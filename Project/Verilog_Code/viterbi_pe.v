==> flow/design.v <==
`timescale 1ns/1ps
module viterbi_pe #(
  parameter I = 3,             
  parameter W = 20             
)(
  input                       clk,
  input                       rst_n,
  input  [$clog2(I)-1:0]      obs,             
  input  signed [W*I-1:0]     delta_prev_flat,  
  input  signed [W*I-1:0]     logA_col_flat,    
  input  signed [W-1:0]       logB_emit,        
  output reg signed [W-1:0]   delta_out,        
  output reg  [$clog2(I)-1:0] psi_out           
);
  wire signed [W-1:0] delta_prev_0 = delta_prev_flat[W-1:0];
  wire signed [W-1:0] delta_prev_1 = delta_prev_flat[2*W-1:W];
  wire signed [W-1:0] delta_prev_2 = delta_prev_flat[3*W-1:2*W];
  wire signed [W-1:0] logA_col_0 = logA_col_flat[W-1:0];
  wire signed [W-1:0] logA_col_1 = logA_col_flat[2*W-1:W];
  wire signed [W-1:0] logA_col_2 = logA_col_flat[3*W-1:2*W];
  reg signed [W-1:0] best_val_comb;
  reg  [$clog2(I)-1:0] best_idx_comb;
  reg signed [W-1:0] comp_val_0, comp_val_1, comp_val_2;
  always @* begin
    comp_val_0 = delta_prev_0 + logA_col_0;
    comp_val_1 = delta_prev_1 + logA_col_1;
    comp_val_2 = delta_prev_2 + logA_col_2;
  end
  always @* begin
    best_val_comb = comp_val_0;
    best_idx_comb = 0;
    if (comp_val_1 > best_val_comb) begin
      best_val_comb = comp_val_1;
      best_idx_comb = 1;
    end
    if (comp_val_2 > best_val_comb) begin
      best_val_comb = comp_val_2;
      best_idx_comb = 2;
    end
  end
  reg signed [W-1:0] best_val_reg;
  reg  [$clog2(I)-1:0] best_idx_reg;
  always @(posedge clk or negedge rst_n) begin
    if (!rst_n) begin
      best_val_reg <= 0;
      best_idx_reg <= 0;
    end else begin
      best_val_reg <= best_val_comb;
      best_idx_reg <= best_idx_comb;
    end
  end
  always @(posedge clk or negedge rst_n) begin
    if (!rst_n) begin
      delta_out <= 0;
      psi_out   <= 0;
    end else begin
      delta_out <= best_val_reg + logB_emit;
      psi_out   <= best_idx_reg;
    end
  end
endmodule
# Reports on viterbi_pe
# Tool output for the design above, in the order of the flow.
# Lines are those of the file above, counted from 1.
# Cell names lack the library's common part.
# Not given: --
[design] top="viterbi_pe" clk_port="clk" lib="sky130hd" pvt_corner="tt_025C_1v80"

# Elaborated design
# Yosys after proc, flatten, opt, wreduce and memory -nomap, before mapping. Enables and synchronous resets that opt folds into registers are not counted as muxes. Memory bits, and registers merged into a memory's read port (data or address), are not among the register bits. Print and check cells are not counted. Equal cells are merged and count once.
[word_totals] reg_bits=44 latchBits=0 ram_bits=0 rom_bits=0 clocked_rd_ports_x_width=0 mem_count=0 inputBits=144 elab_cells=14
[classes] addsub=4 mul=0 div=0 n_cmp=2 n_eq=0 shift=0 mux=4 n_logic=0 n_reduce_logical=0
[op_table] cell="20-bit adder" n=4
[op_table] cell="20-bit greater-than comparator" n=2
[op_table] cell="20-bit 2-to-1 mux" n=2
[op_table] cell="2-bit 2-to-1 mux" n=1
[op_table] cell="1-bit 2-to-1 mux" n=1

# Logic depth
# Yosys ltp: most cells in a row. Word level: on the elaborated netlist, between registers, memories and ports. Mapped: between sequential cells and ports; inverters and the memories' decode and read muxes count.
[logic_depth] ltp_word=5 abc_area=0 mapped_depth=36 mapped_depth_nobuf=33

# Netlist
# The flow's flattened synthesis, as Yosys stat reports it; memories are mapped. The netlist is that of the ABC_AREA named above (0 if unset); the other value can give another one.
[mapped] stdcells=743 yosys_area_um2=6204.7 flip_flops=44 buf_cells=17
[types] type="ha_1" n=114 type_area_um2=1.43E+03
[types] type="dfrtp_1" n=44 type_area_um2=1.1E+03
[types] type="a21oi_1" n=78 type_area_um2=390.374
[types] type="xnor2_1" n=43 type_area_um2=376.611
[types] type="a21o_1" n=29 type_area_um2=217.709
[types] type="o21ai_0" n=39 type_area_um2=195.187
[types] type="xor2_1" n=22 type_area_um2=192.685
[types] type="nand2_1" n=48 type_area_um2=180.173
[types] type="nor2_1" n=47 type_area_um2=176.419
[types] type="nor3_1" n=30 type_area_um2=150.144
[types] type="inv_1" n=29 type_area_um2=108.854
[types] type="o211ai_1" n=13 type_area_um2=97.594
[types] type="o21bai_1" n=12 type_area_um2=90.086
[types] type="fa_1" n=4 type_area_um2=80.077
[types] type="nand3_1" n=16 type_area_um2=80.077
[types] type="a211oi_1" n=10 type_area_um2=75.072
[types] type="o311ai_1" n=8 type_area_um2=70.067
[types] type="and3_1" n=10 type_area_um2=62.56
# Other cell types: 46; their cells: 147.

# Timing after synthesis
# Source: OpenSTA report_checks on the synthesized netlist (no wires, ideal clock, input and output delay 20% of the period each), path of least setup slack; recovery checks are left aside. Register names are those of the netlist, which keeps one name where synthesis merged equal registers.
[synth_timing] path_kind="in2reg" startpoint="input delta_prev_flat[20]" endpoint="register (no name shown)" clock_period_ps=10500 in_delay_ps=2100 setup_time_ps=99 arrival_time_ps=8235 path_slack_ps=2165 delay_ps=6234 path_stages=34 synth_period_reached_ps=8335
# "delay_ps" is the arrival time less input delay plus setup time.
# "path_stages": output pins that drive a net of the path, with the launching flip-flop's if there is one; two outputs of one cell count as two.
# "synth_period_reached_ps" = period - worst setup slack (recovery checks aside). The figure is calculated, with input and output delays left at 20% of the set period.
# Between the ends stands the longest chain of elaborated cells between them, by number of cells; it is not shown to be the way that was timed. Of several equally long chains one is given.
# Each line given opens the expression or statement behind the cell; cells for indexed reads and writes are added by Yosys, which also makes memories of some case tables.
[synth_between] cell_sequence="ha_1 fa_1 a211oi_2 o21bai_1 a2111oi_4 o21ai_2 a31o_2 a21oi_1 xnor2_1 ha_1 and3_1 nand3_1 nor2_1 a221oi_1 o21ai_0 nand2_1 maj3_2 o311a_1 buf_4 a21boi_1 nor2_1 ha_1 a21o_1 a21o_1 a21o_1 a21o_1 a221o_1 a21oi_1 o211ai_1 nand2_1 clkbuf_1 clkbuf_1 nor2_1 a311oi_1" elab_chain_len=5
[synth_lines] item="start: declaration" line=9 text="input  signed [W*I-1:0]     delta_prev_flat,"
[synth_lines] item="20-bit adder" line=26 text="comp_val_1 = delta_prev_1 + logA_col_1;"
[synth_lines] item="20-bit greater-than comparator" line=32
[synth_lines] item="20-bit 2-to-1 mux" line=32
[synth_lines] item="20-bit greater-than comparator" line=36
[synth_lines] item="20-bit 2-to-1 mux" line=36
[synth_lines] item="end: assignment" line=45
[synth_lines] item="end: assignment" line=48
[synth_lines] item="end: declaration" line=41

# Timing after layout
# Path of least setup slack in the final report of job 1 (OpenROAD, finished layout, wires in). Where an end is a register, its clock arrival counts in the times.
# The path's times are printed in steps of 10 ps; the period is the one set.
[layout_timing] path_kind="in2reg" startpoint="input delta_prev_flat[20]" endpoint="register (no name shown)" clock_period_ps=7910 in_delay_ps=1580 setup_time_ps=130 arrival_time_ps=8400 path_slack_ps=-330 path_stages=30
# Between the ends stands the longest chain of elaborated cells between them, by number of cells; it is not shown to be the way that was timed. Of several equally long chains one is given.
[layout_between] cell_sequence="clkdlybuf4s50_1 ha_2 fa_2 a211oi_2 o21bai_2 a2111oi_4 o21ai_2 a31o_2 a21oi_2 xnor2_2 ha_1 and3_1 nand3_1 or4_1 nand2_1 maj3_2 o311ai_4 buf_8 or3_1 and2_1 ha_1 a21o_1 a21o_1 a21o_1 a21o_1 a211oi_2 a311oi_2 buf_4 and3_1 a311o_1" elab_chain_len=5
[layout_lines] item="start: declaration" line=9 text="input  signed [W*I-1:0]     delta_prev_flat,"
[layout_lines] item="20-bit adder" line=26 text="comp_val_1 = delta_prev_1 + logA_col_1;"
[layout_lines] item="20-bit greater-than comparator" line=32
[layout_lines] item="20-bit 2-to-1 mux" line=32
[layout_lines] item="20-bit greater-than comparator" line=36
[layout_lines] item="20-bit 2-to-1 mux" line=36
[layout_lines] item="end: assignment" line=45
[layout_lines] item="end: assignment" line=48
[layout_lines] item="end: declaration" line=41

# Module viterbi_pe, platform sky130hd: 2 stored runs of the flow (Yosys, OpenROAD) with differing settings, in no particular order. Input and output delays are each 20% of the period that was set; the output load is 0.01 pF.
# "period_less_ws_ps" is the run's clock period less its worst setup slack. It is reckoned from that one timing run; input and output delays stay at 20% of the period that was set.
# "critical_path_time_ps": the worst setup path's part of the clock period (all of it between registers, 20% less for each end at a port) less its slack. A launch clock that arrives late makes it longer, a capture clock that arrives late makes it shorter.
# "power_w": no workload was simulated; the value follows from the tool's default switching activity.
# "critical_path_time_ps" is given in steps of 10 ps.
run="job 1" settings period_ns=7.91 CORE_UTILIZATION=29 SETUP_SLACK_MARGIN=-0.69 PLACE_DENSITY_LB_ADDON=0.26 CORE_MARGIN=8 CELL_PAD_IN_SITES_GLOBAL_PLACEMENT=3 CELL_PAD_IN_SITES_DETAIL_PLACEMENT=2 ABC_AREA=0 CTS_CLUSTER_DIAMETER=187 MIN_ROUTING_LAYER="met2" MAX_ROUTING_LAYER="met5" CAP_MARGIN=20 SLEW_MARGIN=20
run="job 1" results ys_area_um2=6204.7 dieArea_um2=26331.6 final_cell_area_um2=9477.8 utilization_frac=0.451 fin_ws_ps=-332 final_setup_tns_ps=-5956 timing.hold.ws_ps=355 power_w=0.002863 period_less_ws_ps=8242 critical_path_time_ps=6660 worstPathKind="in2reg"
run="job 2" settings period_ns=6.61 CORE_UTILIZATION=37 PLACE_DENSITY_LB_ADDON=0.13 CORE_MARGIN=10 CELL_PAD_IN_SITES_DETAIL_PLACEMENT=0 CTS_CLUSTER_DIAMETER=243 CAP_MARGIN=10 MIN_ROUTING_LAYER="met2" SLEW_MARGIN=20
run="job 2" results ys_area_um2=6204.7 dieArea_um2=22348.8 final_cell_area_um2=10264.8 utilization_frac=0.621 fin_ws_ps=-778 final_setup_tns_ps=-15561 timing.hold.ws_ps=354 power_w=0.003751 period_less_ws_ps=7388 critical_path_time_ps=6070 worstPathKind="in2reg"
